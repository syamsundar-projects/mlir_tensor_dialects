==> flow/design.v <==
module controller(
    input clock,
    input reset_n,
    input [117:0] config_in_tdata,
    input config_in_tvalid,
    output reg config_in_tready,
    output reg [112:0] bitcast_out_tdata,
    output reg bitcast_out_tvalid,
    input bicast_out_tredy
);
typedef struct packed {
    reg [4:0]   operator;
    reg [4:0]   sub_field_op;
    reg [39:0]  src_dim;
    reg [39:0]  dstn_dim;
    reg [10:0]  src_addr;
    reg [10:0]  dstn_addr;
    reg [2:0]   in_size;
    reg [2:0]   out_size;
} config_struct;
config_struct rd_config;
reg state,next_state;
always @(posedge clock) begin
    if (~reset_n) begin
        rd_config <= 0;
    end
    else if (config_in_tready && config_in_tvalid) begin
        rd_config <= config_in_tdata ;
    end
end
always @(posedge clock) begin
    if (!reset_n) state <= 0;
    else state <= next_state;
end
always_comb begin
    case (state)
        0:  if(config_in_tvalid) next_state = 1;
                    else next_state = 0;
        1:  if (bicast_out_tredy & (rd_config.operator==0))   next_state = 0;
                    else next_state = 1;
        default: next_state = 0;
    endcase
end
always @(posedge clock) begin
    if (state == 1) begin
        case (rd_config.operator)
            0: if (bicast_out_tredy) begin
                    bitcast_out_tdata  <= {rd_config.sub_field_op,rd_config.src_dim,rd_config.dstn_dim,
                                           rd_config.src_addr,rd_config.dstn_addr,rd_config.in_size,rd_config.out_size};
                    bitcast_out_tvalid <= 1;
                end
            default: begin
                bitcast_out_tdata  <= 0;
                bitcast_out_tvalid <= 0;
            end
        endcase
    end
end
assign config_in_tready = state == 0;
endmodule
* Reports on controller
What the tools print for controller, step after step.
Lines are those of the file above, counted from 1.
Operators: Yosys type, input widths -> output width; for muxes data width and select width s.
Cell names lack the library's common part.
Not given: n/a
- Design top :: controller
- Clock :: clock
- Standard-cell library :: sky130hd
- Library corner :: tt_025C_1v80

* Word level
Source: Yosys, flattened and elaborated, memories not mapped. Widths are those after wreduce. Registers that Yosys merges into a memory's read port (data or address) are not register bits. Print and check cells do not count. Equal cells are merged and count once.
- $add $sub $neg :: 0
- Multiply operators :: 0
- Div/mod/pow operators :: 0
- $lt $le $gt $ge :: 0
- Eq/ne operators :: 1
- Shift operators :: 0
- Multiplexer cells :: 5
- Bitwise gates (word level) :: 2
- Reduce/logical cells :: 3
** Operator list (number)
- $mux 113 :: 1
- $logic_not 5->1 :: 1
- $mux 1 :: 3
- $ne 2x2->1 const B :: 1
- $reduce_and 2->1 :: 1
- $pmux 1 s2 :: 1
- $and 1x1->1 :: 1
- $logic_and 1x1->1 :: 1
- $not 1->1 :: 1
- Register bits after elaboration :: 233
- Bits in latches :: 0
- RAM bits :: 0
- ROM bits :: 0
- Clocked read ports x word width :: 0
- Memories :: 0
- Input port bits :: 122
- Output and inout port bits :: 115
- Cells after elaboration :: 15

* Longest topological paths
Longest topological path by Yosys (ltp), each cell counted once; first at word level (registers and memories cut), then after technology mapping (sequential cells cut; the memories' decode and read muxes count).
- Depth in word-level cells :: 4
- ABC_AREA :: 1
- Mapped depth :: 6
- Depth with buffers taken out :: 5

* Mapped cells and area
Source: synth_stat.txt of the flow (Yosys; design flattened, memories mapped). It holds for the ABC_AREA given above (unset counts as 0); a run with the other value may have another netlist.
Totals and module areas in this step are rounded.
- Cell count :: 763
- Cell area after synthesis :: 8310 µm²
- Sequential part of the area :: 5810 µm²
- Flip-flops :: 233
- Buffer cells :: 50
** Cell types
- edfxtp_1 :: number 114, area in all 3.42E+03 µm²
- dfxtp_1 :: number 119, area in all 2.38E+03 µm²
- a21oi_1 :: number 115, area in all 575.552 µm²
- o21ai_0 :: number 110, area in all 550.528 µm²
- inv_1 :: number 117, area in all 439.171 µm²
- nor2_2 :: number 49, area in all 306.544 µm²
- nor2_1 :: number 76, area in all 285.274 µm²
- clkbuf_1 :: number 22, area in all 82.579 µm²
- buf_2 :: number 14, area in all 70.067 µm²
- buf_6 :: number 6, area in all 67.565 µm²
- buf_4 :: number 6, area in all 45.043 µm²
- o21ai_1 :: number 8, area in all 40.038 µm²
- nand2_4 :: number 1, area in all 11.261 µm²
- nand3_2 :: number 1, area in all 10.01 µm²
- buf_1 :: number 2, area in all 7.507 µm²
- nand4_1 :: number 1, area in all 6.256 µm²
- inv_2 :: number 1, area in all 3.754 µm²
- nand2_1 :: number 1, area in all 3.754 µm²

* Timing after synthesis
Source: OpenSTA report_checks on the synthesized netlist (no wires, ideal clock, input and output delay 20% of the period each), path of least setup slack; recovery checks are left aside. Register names are those of the netlist, which keeps one name where synthesis merged equal registers.
- Path kind :: input to register
- From :: in bicast_out_tredy
- To :: reg bitcast_out_tdata[0]
- Clock period :: 10.5 ns
- External input delay :: 2.100 ns
- Library setup time :: 0.591 ns
- Launch time at the first pin :: 2.100 ns
- Data arrival time :: 6.931 ns
- Required time :: 9.909 ns
- Setup slack :: 2.978 ns
- Path delay :: 5.422 ns
- Driving pins on the path :: 2
- Buffers on the path :: 0
- Synthesis period reached :: 7.522 ns
"path delay" is the arrival time less input delay plus setup time.
"driving pins on the path": output pins that drive a net of the path, with the launching flip-flop's if there is one; two outputs of one cell count as two.
"synthesis period reached" is the clock period less the worst setup slack; recovery checks do not enter. This is arithmetic on one report: input and output delays are still those of the set period (20% each).
Between the ends stands the longest chain of elaborated cells between them, by number of cells; it is not shown to be the way that was timed. Of several equally long chains one is given.
Each line given opens the expression or statement behind the cell; cells for indexed reads and writes are added by Yosys, which also makes memories of some case tables.
The path ends at the enable pin of a flip-flop; only ways to that pin are counted.
- Path through :: nor2_1 -> nor2_1
- Cells in the longest elaborated chain :: 2
- Elaborated cells on any way between the ends :: 2
- Source lines of those cells :: 0
- Classes of those cells :: 1 x eq/ne; 1 x reduce/logical
** Ends and longest elaborated chain, post-synthesis
- start, declared :: line 9 : input bicast_out_tredy
- $ne 2x2->1
- $reduce_and 2->1
- end, assigned :: line 48 : bitcast_out_tdata  <= {rd_config.sub_field_op,rd_config.src_dim,rd_config.dstn_dim,
- end, assigned :: line 53 : bitcast_out_tdata  <= 0;
- end, declared :: line 7 : output reg [112:0] bitcast_out_tdata,

* Timing after layout
From the final timing report of stored run 1: the path of least setup slack in the routed layout; clock arrival at registers is part of the times.
- Path kind :: input to register
- From :: in config_in_tvalid
- To :: reg rd_config
- Clock period :: 10.8 ns
- External input delay :: 2.16 ns
- Library setup time :: 0.07 ns
- Launch time at the first pin :: 2.16 ns
- Data arrival time :: 4.51 ns
- Required time :: 11.24 ns
- Setup slack :: 6.73 ns
- Driving pins on the path :: 5
- Buffers on the path :: 2
An end named without its bit number is one bit of that signal or, where synthesis recoded a state register, one of its new flip-flops.
Between the ends stands the longest chain of elaborated cells between them, by number of cells; it is not shown to be the way that was timed. Of several equally long chains one is given.
- Path through :: clkdlybuf4s50_1 -> nand2_8 -> buf_4 -> o21ai_0 -> a21oi_1
- Cells in the longest elaborated chain :: 1
- Elaborated cells on any way between the ends :: 1
- Source lines of those cells :: 1
- Classes of those cells :: 1 x reduce/logical
** Ends and longest elaborated chain, post-layout
- start, declared :: line 5 : input config_in_tvalid,
- $logic_and 1x1->1 :: line 27 : else if (config_in_tready && config_in_tvalid) begin
- end, assigned :: line 25 : rd_config <= 0;
- end, assigned :: line 28 : rd_config <= config_in_tdata ;
- end, declared :: line 21 : config_struct rd_config;

Subject: controller on sky130hd, stored results

Hello all,

Top module controller; platform sky130hd; tools Yosys and OpenROAD; 2 stored runs in no particular order. Input and output delays are each 20% of the period that was set; the output load is 0.01 pF.
"period achieved" means the clock period less the worst setup slack. The figure is calculated, with input and output delays left at 20% of the set period.
By "worst setup path time" is meant the share of the clock period that the worst setup path is allowed (20% is reserved at inputs, 20% at outputs), minus its slack. Clock arrival times at its registers enter into it.
"power" is the tool's figure for a default switching activity; nothing was simulated.
Measured values are rounded.

** Stored run 1
- Settings :: period_ns=10.8; CORE_UTILIZATION=27; SETUP_SLACK_MARGIN=0.9; PLACE_DENSITY_LB_ADDON=0.1; CORE_ASPECT_RATIO=1.33; CORE_MARGIN=2; TNS_END_PERCENT=60; ABC_AREA=1; GPL_TIMING_DRIVEN=1; CAP_MARGIN=20; SLEW_MARGIN=20
- Yosys chip area after synthesis :: 8,310 µm²
- Total die area :: 32,200 µm²
- Standard-cell area after layout :: 11,800 µm²
- Utilization :: 38.6%
- Worst setup slack after layout :: 6.73 ns
- Summed negative setup slack :: 0.000 ns
- Worst-case hold slack :: 0.450 ns
- Power :: 2.18 mW
- Period achieved :: 4.070 ns
- Worst setup path time :: 1.91 ns
- Worst path kind :: input to register

** Stored run 2
- Settings :: period_ns=14.4; CORE_UTILIZATION=34; SETUP_SLACK_MARGIN=-0.07; PLACE_DENSITY_LB_ADDON=0.01; CORE_ASPECT_RATIO=0.82; CORE_MARGIN=3; TNS_END_PERCENT=60; GPL_ROUTABILITY_DRIVEN=0; CTS_CLUSTER_DIAMETER=371; CAP_MARGIN=20; SLEW_MARGIN=20
- Yosys chip area after synthesis :: 8,590 µm²
- Total die area :: 27,200 µm²
- Standard-cell area after layout :: 12,100 µm²
- Utilization :: 48.7%
- Worst setup slack after layout :: 9.41 ns
- Summed negative setup slack :: 0.000 ns
- Worst-case hold slack :: 0.455 ns
- Power :: 1.63 mW
- Period achieved :: 4.989 ns
- Worst setup path time :: 2.11 ns
- Worst path kind :: input to register

Thanks
