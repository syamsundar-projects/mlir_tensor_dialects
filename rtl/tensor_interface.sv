==> flow/design.v <==
module tensor_interface(
    input               clock,
    input               reset_n,
input [106:0]           config_in_tdata,
    input               config_in_tvalid,
    output              config_in_tready,
    output reg [15:0]   ar_addr,
    output reg          ar_valid,
input                   ar_ready,
    input [31:0]        r_data,
    input               r_last,
    input               r_valid,
    output              r_ready,
    output reg [15:0]   aw_addr,
    output reg          aw_valid,
    input               aw_ready,   
    output reg [31:0]   w_data,
    output reg          w_last,
    output reg          w_valid,
    input               w_ready,
    input               b_resp,
    input               b_valid,
    output              b_ready,
    output reg [31:0]   out_data,
    output reg          out_last,
    output reg          out_valid,
    input               out_ready        
);
reg [2:0] state,next_state;
reg [1:0] rd_wr; 
reg [10:0] rd_base_addr;
reg [15:0] no_of_rd;
reg [15:0] rd_addr_count;
reg [10:0] wr_base_addr;
reg [15:0] no_of_wr;
reg [15:0] wr_addr_count;
always @(posedge clock) begin
    if (!reset_n) no_of_rd <= 0;
    else if (config_in_tvalid && config_in_tready) begin
        rd_wr = config_in_tdata[106:105];
        case (config_in_tdata[104:102])
            0: no_of_rd <= 0;
            1: no_of_rd <= config_in_tdata[90:51] >> 2;
            2: no_of_rd <= config_in_tdata[90:51] >> 1;
            3: no_of_rd <= config_in_tdata[90:51];
            4: no_of_rd <= config_in_tdata[90:51];
            5: no_of_rd <= (config_in_tdata[90:51]*5)>>2 + 1;
            6: no_of_rd <= (config_in_tdata[90:51]*6)>>2 + 1;
            7: no_of_rd <= (config_in_tdata[90:51]*7)>>2 + 1;
            default: no_of_rd <= config_in_tdata[90:51];
        endcase
        rd_base_addr <= config_in_tdata[101:91];
        case (config_in_tdata[104:102])
            0: no_of_wr <= 0;
            1: no_of_wr <= config_in_tdata[39:0] >> 2;
            2: no_of_wr <= config_in_tdata[39:0] >> 1;
            3: no_of_wr <= config_in_tdata[39:0];
            4: no_of_wr <= config_in_tdata[39:0];
            5: no_of_wr <= (config_in_tdata[39:0]*5)>>2 + 1;
            6: no_of_wr <= (config_in_tdata[39:0]*6)>>2 + 1;
            7: no_of_wr <= (config_in_tdata[39:0]*7)>>2 + 1;
            default: no_of_wr <= config_in_tdata[39:0];
        endcase
        wr_base_addr <= config_in_tdata[50:40];
    end
end
always @(posedge clock) begin
    if (!reset_n) state <= 0;
    else state <= next_state;
end
always @(*) begin
    case (state)
        0:  if (config_in_tvalid) 
                if (config_in_tdata[106:105]==1) next_state = 3;
                else if (config_in_tdata[106:105]==2 || config_in_tdata[106:105]==3) next_state = 1;
                else next_state = 0;
            else next_state = 0;
        1:  if (ar_ready) next_state = 2;
            else next_state = 1;
        2:  if (r_valid && r_last) 
                if (rd_wr==3) next_state = 3;
                else next_state = 0;
            else next_state = 2;
        3:  if(aw_ready) next_state = 4;
            else next_state = 3;
        4:  if(w_ready && wr_addr_count == no_of_wr-1) next_state = 5;
            else next_state = 4;
        5:  if(b_valid && b_resp) next_state = 0;
            else next_state = 5;
        default: next_state = 0;
    endcase
end
always @(posedge clock) begin
    if (state == 1 && ar_ready) begin
        ar_addr  <= rd_base_addr;
        ar_valid <= 1;
    end
    else if (state == 2 && r_valid) begin
        ar_addr  <= rd_base_addr + rd_addr_count;
        ar_valid <= 1;
    end
    else begin 
        ar_addr  <= 0;
        ar_valid <= 0;
    end 
    if (state == 2) begin
        out_data  <= r_data;
        out_valid <= r_valid;
        out_last  <= r_last;
    end
    if (state == 3 && aw_ready) begin
        aw_addr  <= wr_base_addr;
        aw_valid <= 1;
    end
    else if (state == 4 && w_ready) begin
        aw_addr  <= wr_base_addr + wr_addr_count;
        aw_valid <= 1;
    end
    else begin
        aw_addr  <= 0;
        aw_valid <= 0;
    end
    if (state == 4 && w_ready) begin
        w_data  <= 0; 
        w_valid <= 1;
    end
    if (state == 0) rd_addr_count <= 0;
    else if(state == 2) rd_addr_count <= rd_addr_count + 1;
    if (state == 0) wr_addr_count <= 0;
    else if(state == 4) wr_addr_count <= wr_addr_count + 1;
end
assign b_ready = state == 5;
assign r_ready = out_ready && (state==2);
assign config_in_tready = state == 0;
endmodule
Tool chain data of tensor_interface
What the tools print for tensor_interface, step after step.
Lines are those of the file above, counted from 1.
Operators carry their Yosys type and port widths (W data, S select, Z words).
A cell with - has no value.
Design
  design top: tensor_interface
  clock: clock
  cell library: sky130hd
  library corner: tt_025C_1v80

Word-level counts
Source: Yosys, flattened and elaborated, memories not mapped. Widths are those after wreduce. Registers that Yosys merges into a memory's read port (data or address) are not register bits. Print and check cells do not count. Equal cells are merged and count once.
Storage and ports
  register bits: 143
  bits in latches: 0
  RAM bits: 0
  ROM bits: 0
  word width x clocked read ports: 0
  memories kept: 0
  input port bits: 150
  output and inout bits: 105
  word-level cells: 76
Cells by class
  $add $sub $neg: 5
  multipliers: 3
  divide/modulo/power cells: 0
  order comparisons: 0
  equal/unequal tests: 17
  shifts and indexed selects: 0
  multiplexer cells: 17
  bitwise operators: 2
  reduce/logical cells: 16
Operators with widths (count)
  $mul A40 B3 Y19 const B: 2
  $pmux W16 S7: 1
  $mul A40 B2 Y18 const B: 1
  $mux W11: 4
  $add A11 B16 Y16: 2
  $add A16 B1 Y16 const B: 2
  $eq A16 B32 Y1: 1
  $eq A3 B3 Y1 const B: 6
  $pmux W3 S6: 1
  $sub A16 B1 Y17 const B: 1
  $eq A3 B2 Y1 const B: 4
  $mux W2: 5
  $logic_and A1 B1 Y1: 9
  $eq A2 B2 Y1 const B: 3
  $reduce_or A2 Y1: 3
  $eq A3 B1 Y1 const B: 2
  $logic_not A3 Y1: 2
  $mux W3: 2
  $mux W1: 4
  $not A1 Y1: 2
  $eq A2 B1 Y1 const B: 1
  $reduce_and A2 Y1: 1
  $logic_or A1 B1 Y1: 1

Depth
Yosys ltp: most cells in a row. Word level: on the elaborated netlist, between registers, memories and ports. Mapped: between sequential cells and ports; inverters and the memories' decode and read muxes count.
Depth
  word-level depth: 6
  ABC_AREA: 0
  mapped depth: 11

After synthesis
Yosys stat after the flow's synthesis: flattened, memories mapped to cells. It holds for the ABC_AREA given above (unset counts as 0); a run with the other value may have another netlist.
Synthesis totals
  cells in the netlist: 1021
  synthesis area: 9928.3 µm²
  area of sequential cells: 3663.5 µm²
  mapped flip-flops: 146
  buffers: 70
Cell types (count)
  sky130_fd_sc_hd__edfxtp_1: 74
  sky130_fd_sc_hd__dfxtp_1: 72
  sky130_fd_sc_hd__ha_1: 86
  sky130_fd_sc_hd__xnor2_1: 58
  sky130_fd_sc_hd__xor2_1: 57
  sky130_fd_sc_hd__fa_1: 21
  sky130_fd_sc_hd__a21oi_1: 65
  sky130_fd_sc_hd__nand2_1: 83
  sky130_fd_sc_hd__nor2_1: 81
  sky130_fd_sc_hd__buf_4: 34
  sky130_fd_sc_hd__o21ai_0: 46
  sky130_fd_sc_hd__nand3_1: 40
  sky130_fd_sc_hd__mux2i_1: 18
  sky130_fd_sc_hd__clkbuf_1: 34
  sky130_fd_sc_hd__a211oi_1: 15
  sky130_fd_sc_hd__inv_1: 25
  sky130_fd_sc_hd__a21o_1: 12
  sky130_fd_sc_hd__nor3_1: 18
Not listed: further types 50, cells in them 182.

Worst setup path after synthesis
OpenSTA on the mapped netlist: ideal clock, no wires. The path of least setup slack (recovery checks aside). Input and output delay are each 20% of the period. Register names are those of the netlist, which keeps one name where synthesis merged equal registers.
Timing post-synthesis
  kind: input -> register
  from: input config_in_tdata[2]
  to: register no_of_wr[15]
  clock period: 4.48 ns
  input delay: 0.896 ns
  library setup time: 0.261 ns
  arrival: 3.350 ns
  slack: 0.869 ns
  delay of the path: 2.715 ns
  stages: 10
  path buffers: 0
  period reached after synthesis: 3.611 ns
"delay of the path" is the arrival time less input delay plus setup time.
"stages": output pins that drive a net of the path, with the launching flip-flop's if there is one; two outputs of one cell count as two.
"period reached after synthesis" = period - worst setup slack (recovery checks aside). The figure is calculated, with input and output delays left at 20% of the set period.
Between the ends stands the longest chain of elaborated cells between them, by number of cells; it is not shown to be the way that was timed. Of several equally long chains one is given.
A line is the first line of the expression or statement that the cell stems from. Yosys adds cells for indexed reads and writes and turns some case tables into memories.
A register here has more assigning lines than the two given.
Between the ends, post-synthesis
  cell sequence: sky130_fd_sc_hd__fa_1 sky130_fd_sc_hd__ha_1 sky130_fd_sc_hd__nor2b_1 sky130_fd_sc_hd__o31a_1 sky130_fd_sc_hd__o41ai_2 sky130_fd_sc_hd__o21ai_1 sky130_fd_sc_hd__a221oi_1 sky130_fd_sc_hd__xnor2_1 sky130_fd_sc_hd__o221ai_1 sky130_fd_sc_hd__a221o_1
  length of the longest elaborated chain: 2
  elaborated cells on any way between the ends: 4
  RTL lines with such cells: 4
RTL lines, path post-synthesis
  start: declaration: RTL line 4  | input [106:0]           config_in_tdata,
  $mul A40 B3 Y19: RTL line 61  | 7: no_of_wr <= (config_in_tdata[39:0]*7)>>2 + 1;
  $pmux W16 S7: RTL line 53  | case (config_in_tdata[104:102])
  end: assignment: RTL line 55  | 1: no_of_wr <= config_in_tdata[39:0] >> 2;
  end: assignment: RTL line 56  | 2: no_of_wr <= config_in_tdata[39:0] >> 1;
  end: declaration: RTL line 35  | reg [15:0] no_of_wr;

Timing after layout
Path of least setup slack in the final report of run 2 (OpenROAD, finished layout, wires in). Where an end is a register, its clock arrival counts in the times.
Timing after layout
  kind: input -> register
  from: input config_in_tdata[2]
  to: register no_of_wr[15]
  clock period: 6.2 ns
  input delay: 1.24 ns
  library setup time: 0.26 ns
  arrival: 4.92 ns
  slack: 1.43 ns
  stages: 11
  path buffers: 1
Between the ends stands the longest chain of elaborated cells between them, by number of cells; it is not shown to be the way that was timed. Of several equally long chains one is given.
A register here has more assigning lines than the two given.
Between the ends, after layout
  cell sequence: sky130_fd_sc_hd__clkdlybuf4s50_1 sky130_fd_sc_hd__fa_1 sky130_fd_sc_hd__ha_1 sky130_fd_sc_hd__nor2b_1 sky130_fd_sc_hd__o31a_1 sky130_fd_sc_hd__o41ai_2 sky130_fd_sc_hd__o21ai_1 sky130_fd_sc_hd__a221oi_1 sky130_fd_sc_hd__xnor2_1 sky130_fd_sc_hd__o221ai_1 sky130_fd_sc_hd__a221o_1
  length of the longest elaborated chain: 2
  elaborated cells on any way between the ends: 4
  RTL lines with such cells: 4
RTL lines, path after layout
  start: declaration: RTL line 4  | input [106:0]           config_in_tdata,
  $mul A40 B3 Y19: RTL line 61  | 7: no_of_wr <= (config_in_tdata[39:0]*7)>>2 + 1;
  $pmux W16 S7: RTL line 53  | case (config_in_tdata[104:102])
  end: assignment: RTL line 55  | 1: no_of_wr <= config_in_tdata[39:0] >> 2;
  end: assignment: RTL line 56  | 2: no_of_wr <= config_in_tdata[39:0] >> 1;
  end: declaration: RTL line 35  | reg [15:0] no_of_wr;

Measured data: module tensor_interface, platform sky130hd, 2 stored runs of the flow under differing settings, order arbitrary. Input and output delays are each 20% of the period that was set; the output load is 0.01 pF.
[run 1] settings: period_ns=3.25, CORE_UTILIZATION=62, SETUP_SLACK_MARGIN=0.14, PLACE_DENSITY=0.49, CORE_MARGIN=2, CELL_PAD_IN_SITES_GLOBAL_PLACEMENT=3, GPL_TIMING_DRIVEN=0, CTS_CLUSTER_DIAMETER=223, SLEW_MARGIN=40, CAP_MARGIN=20
[run 1] result: did not finish, placement stopped with GPL-0301
[run 2] settings: period_ns=6.2, CAP_MARGIN=20, CORE_MARGIN=2, CORE_UTILIZATION=40, SLEW_MARGIN=20
[run 2] result: chip area after synthesis (Yosys) 9928.3 µm², die area 26096.8 µm², standard-cell area of the final layout 12324.3 µm², utilization 0.507, worst setup slack after layout 1.428 ns, total negative slack 0.000 ns
